==> flow/design.v <==
module rom_chirp_imag_ref (
    input clk,
    input rst,
    input en,
    input[31:0] address,
    output reg [15:0] out_data
);
parameter order = 60;
reg[15:0] data[order:0];
integer i;
initial 
begin
    data[0] = 16'b0000000000000000;
    data[1] = 16'b0000001000111100;
    data[2] = 16'b0000100011101110;
    data[3] = 16'b0001010000000110;
    data[4] = 16'b0010001101001000;
    data[5] = 16'b0011011000011000;
    data[6] = 16'b0100101100111101;
    data[7] = 16'b0110000010011010;
    data[8] = 16'b0111001100001100;
    data[9] = 16'b0111111001101101;
    data[10] = 16'b0111111000001110;
    data[11] = 16'b0110110110111000;
    data[12] = 16'b0100101100111101;
    data[13] = 16'b0001100001101100;
    data[14] = 16'b1101110010111000;
    data[15] = 16'b1010010101111110;
    data[16] = 16'b1000001111001101;
    data[17] = 16'b1000011011111001;
    data[18] = 16'b1011010011000011;
    data[19] = 16'b0000001000111100;
    data[20] = 16'b0101001001000111;
    data[21] = 16'b0111111001101101;
    data[22] = 16'b0110101000011110;
    data[23] = 16'b0001100001101100;
    data[24] = 16'b1011010011000011;
    data[25] = 16'b1000000001111101;
    data[26] = 16'b1010011100010101;
    data[27] = 16'b0001010000000110;
    data[28] = 16'b0111001100001100;
    data[29] = 16'b0110110110111000;
    data[30] = 16'b0000000000000000;
    data[31] = 16'b1001000000001100;
    data[32] = 16'b1001010111100010;
    data[33] = 16'b0001010000000110;
    data[34] = 16'b0111110000110011;
    data[35] = 16'b0100100101101011;
    data[36] = 16'b1011010011000011;
    data[37] = 16'b1000011011111001;
    data[38] = 16'b0000100011101110;
    data[39] = 16'b0111111001101101;
    data[40] = 16'b0010101111000111;
    data[41] = 16'b1001000000001100;
    data[42] = 16'b1011010011000011;
    data[43] = 16'b0110000010011010;
    data[44] = 16'b0101100011101011;
    data[45] = 16'b1010010101111110;
    data[46] = 16'b1010011100010101;
    data[47] = 16'b0110000010011010;
    data[48] = 16'b0100101100111101;
    data[49] = 16'b1001000000001100;
    data[50] = 16'b1101010000111001;
    data[51] = 16'b0111111001101101;
    data[52] = 16'b1111011100010010;
    data[53] = 16'b1000011011111001;
    data[54] = 16'b0100101100111101;
    data[55] = 16'b0100100101101011;
    data[56] = 16'b1000001111001101;
    data[57] = 16'b0001010000000110;
    data[58] = 16'b0110101000011110;
    data[59] = 16'b1001000000001100;
	 data[60] = 16'b0000000000000000;
end
always@(posedge clk,negedge rst)
begin
    if(!rst)
    out_data<=0;
    else if(en)
    case (address)
        0:out_data<=data[0]; 
        1:out_data<=data[1]; 
        2:out_data<=data[2]; 
        3:out_data<=data[3]; 
        4:out_data<=data[4]; 
        5:out_data<=data[5]; 
        6:out_data<=data[6]; 
        7:out_data<=data[7]; 
        8:out_data<=data[8]; 
        9:out_data<=data[9]; 
		  10:out_data<=data[10]; 
        11:out_data<=data[11]; 
        12:out_data<=data[12]; 
        13:out_data<=data[13]; 
        14:out_data<=data[14]; 
        15:out_data<=data[15]; 
        16:out_data<=data[16]; 
        17:out_data<=data[17]; 
        18:out_data<=data[18]; 
        19:out_data<=data[19]; 
		  20:out_data<=data[20]; 
        21:out_data<=data[21]; 
        22:out_data<=data[22]; 
        23:out_data<=data[23]; 
        24:out_data<=data[24]; 
        25:out_data<=data[25]; 
        26:out_data<=data[26]; 
        27:out_data<=data[27]; 
        28:out_data<=data[28]; 
        29:out_data<=data[29]; 
		  30:out_data<=data[30]; 
        31:out_data<=data[31]; 
        32:out_data<=data[32]; 
        33:out_data<=data[33]; 
        34:out_data<=data[34]; 
        35:out_data<=data[35]; 
        36:out_data<=data[36]; 
        37:out_data<=data[37]; 
        38:out_data<=data[38]; 
        39:out_data<=data[39]; 
		  40:out_data<=data[40]; 
        41:out_data<=data[41]; 
        42:out_data<=data[42]; 
        43:out_data<=data[43]; 
        44:out_data<=data[44]; 
        45:out_data<=data[45]; 
        46:out_data<=data[46]; 
        47:out_data<=data[47]; 
        48:out_data<=data[48]; 
        49:out_data<=data[49]; 
		  50:out_data<=data[50]; 
        51:out_data<=data[51]; 
        52:out_data<=data[52]; 
        53:out_data<=data[53]; 
        54:out_data<=data[54]; 
        55:out_data<=data[55]; 
        56:out_data<=data[56]; 
        57:out_data<=data[57]; 
        58:out_data<=data[58]; 
        59:out_data<=data[59];
		  60:out_data<=data[60];
        default:out_data<=0; 
    endcase
    else 
    out_data<=16'bz;
end
endmodule
* Step by step through the tools: rom_chirp_imag_ref *
The steps from the RTL of rom_chirp_imag_ref to its reports follow in flow order.
Lines are those of the file above, counted from 1.
Operators carry their Yosys type and port widths (W data, S select, Z words).
Cell names lack the library's common part.
A cell with n/a has no value.

set-up
  top module = rom_chirp_imag_ref
  clock = clk
  cell library = sky130hd
  timing corner = tt_025C_1v80

* After elaboration *
Yosys after proc, flatten, opt, wreduce and memory -nomap, before mapping. Enables and synchronous resets that opt folds into registers are not counted as muxes. Memory bits, and registers merged into a memory's read port (data or address), are not among the register bits. Print and check cells are not counted. Equal cells are merged and count once.
Memory sizes are those after Yosys's memory passes, which may raise the word count (mostly to a power of two), join words into wider ones and drop unused or constant bits.

word-level totals
  bits of input ports = 35
  bits in registers = 16
  ROM bits = 1024
  elaborated cells = 65
  output and inout port bits = 16
  memories kept = 1

memories
  memory  words  bits a word  RTL line  RTL
  data    2      512          9         reg[15:0] data[order:0];

cells by class
  reductions and logical operators = 1
  equal/unequal tests = 60
  muxes and demuxes = 2

operator list
  cell                   count
  $pmux W16 S61          1
  $eq A32 B6 Y1 const B  29
  $eq A32 B5 Y1 const B  16
  $eq A32 B4 Y1 const B  8
  $eq A32 B3 Y1 const B  4
  $eq A32 B2 Y1 const B  2
  $eq A32 B1 Y1 const B  1
  $logic_not A32 Y1      1
  $mux W16               1

* Depth *
Yosys ltp: most cells in a row. Word level: on the elaborated netlist, between registers, memories and ports. Mapped: between sequential cells and ports; inverters and the memories' decode and read muxes count.

depth
  depth in word-level cells = 3
  ABC_AREA = 0
  mapped depth = 9

* Netlist *
The flow's flattened synthesis, as Yosys stat reports it; memories are mapped. The netlist is that of the ABC_AREA named above (0 if unset); the other value can give another one.

mapped netlist
  standard cells after synthesis = 257
  buffer cells = 24
  mapped area = 1876.8 um^2
  flip-flop cells = 16

cell types
  type      count
  dfrtp_1   16
  nor4_1    17
  nand3_1   18
  buf_2     17
  nor2b_1   13
  nor3_1    16
  nor2_1    21
  a21oi_1   15
  nand2_1   15
  nand2b_1  8
  nor4b_1   5
  o21ai_0   7
  xnor2_1   4
  a211oi_1  4
  a32o_1    3
  nor3b_1   4
  a41oi_1   3
  and3b_1   3

Not listed: further types 40, cells in them 68.

* Path before layout *
Source: OpenSTA report_checks on the synthesized netlist (no wires, ideal clock, input and output delay 20% of the period each), path of least setup slack; recovery checks are left aside. Register names are those of the netlist, which keeps one name where synthesis merged equal registers.

path post-synthesis
  path type = input port to flip-flop
  start point = input port address[5]
  end point = register out_data[13]
  required time = 3.100 ns
  buffers on the path = 2
  arrival = 2.057 ns
  driving pins on the path = 8
  path delay = 1.549 ns
  slack = 1.043 ns
  input delay = 0.648 ns
  clock period = 3.24 ns
  synthesis period reached = 2.197 ns

"path delay" is the arrival time less input delay plus setup time.
"driving pins on the path": output pins that drive a net of the path, with the launching flip-flop's if there is one; two outputs of one cell count as two.
"synthesis period reached" is the clock period less the worst setup slack; recovery checks do not enter. This is arithmetic on one report: input and output delays are still those of the set period (20% each).
Between the ends stands the longest chain of elaborated cells between them, by number of cells; it is not shown to be the way that was timed. Of several equally long chains one is given.
Each line given opens the expression or statement behind the cell; cells for indexed reads and writes are added by Yosys, which also makes memories of some case tables.
A register here has more assigning lines than the two given.

on the way, post-synthesis
  path through = buf_6 -> buf_2 -> nor2b_1 -> nand4_1 -> nand3_1 -> or2_2 -> o41ai_1 -> o211ai_1
  length of the longest elaborated chain = 3

RTL lines, path post-synthesis
  element        RTL line  RTL
  from (decl)    5         input[31:0] address,
  $eq A32 B6 Y1  80        case (address)
  $pmux W16 S61  80
  $mux W16       79        else if(en)
  to (assign)    81        0:out_data<=data[0];
  to (assign)    82        1:out_data<=data[1];
  to (decl)      6         output reg [15:0] out_data

Subject: flow runs of rom_chirp_imag_ref

Hi,

module rom_chirp_imag_ref, platform sky130hd, 2 stored runs of the flow under differing settings, order arbitrary. Input and output delays are each 20% of the period that was set; the output load is 0.01 pF.

settings of run 1
{
  "period_ns": 2.33,
  "CORE_UTILIZATION": 61,
  "CAP_MARGIN": 20,
  "CORE_MARGIN": 2,
  "SLEW_MARGIN": 20
}
report of run 1: did not finish, place, DPL-0033

settings of run 2
{
  "period_ns": 1.5,
  "CORE_UTILIZATION": 67,
  "SETUP_SLACK_MARGIN": 0.23,
  "PLACE_DENSITY_LB_ADDON": 0.11,
  "CORE_MARGIN": 4,
  "TNS_END_PERCENT": 40,
  "GPL_TIMING_DRIVEN": 0,
  "CAP_MARGIN": 5,
  "SLEW_MARGIN": 20
}
report of run 2: did not finish, place, FLW-0024

Regards
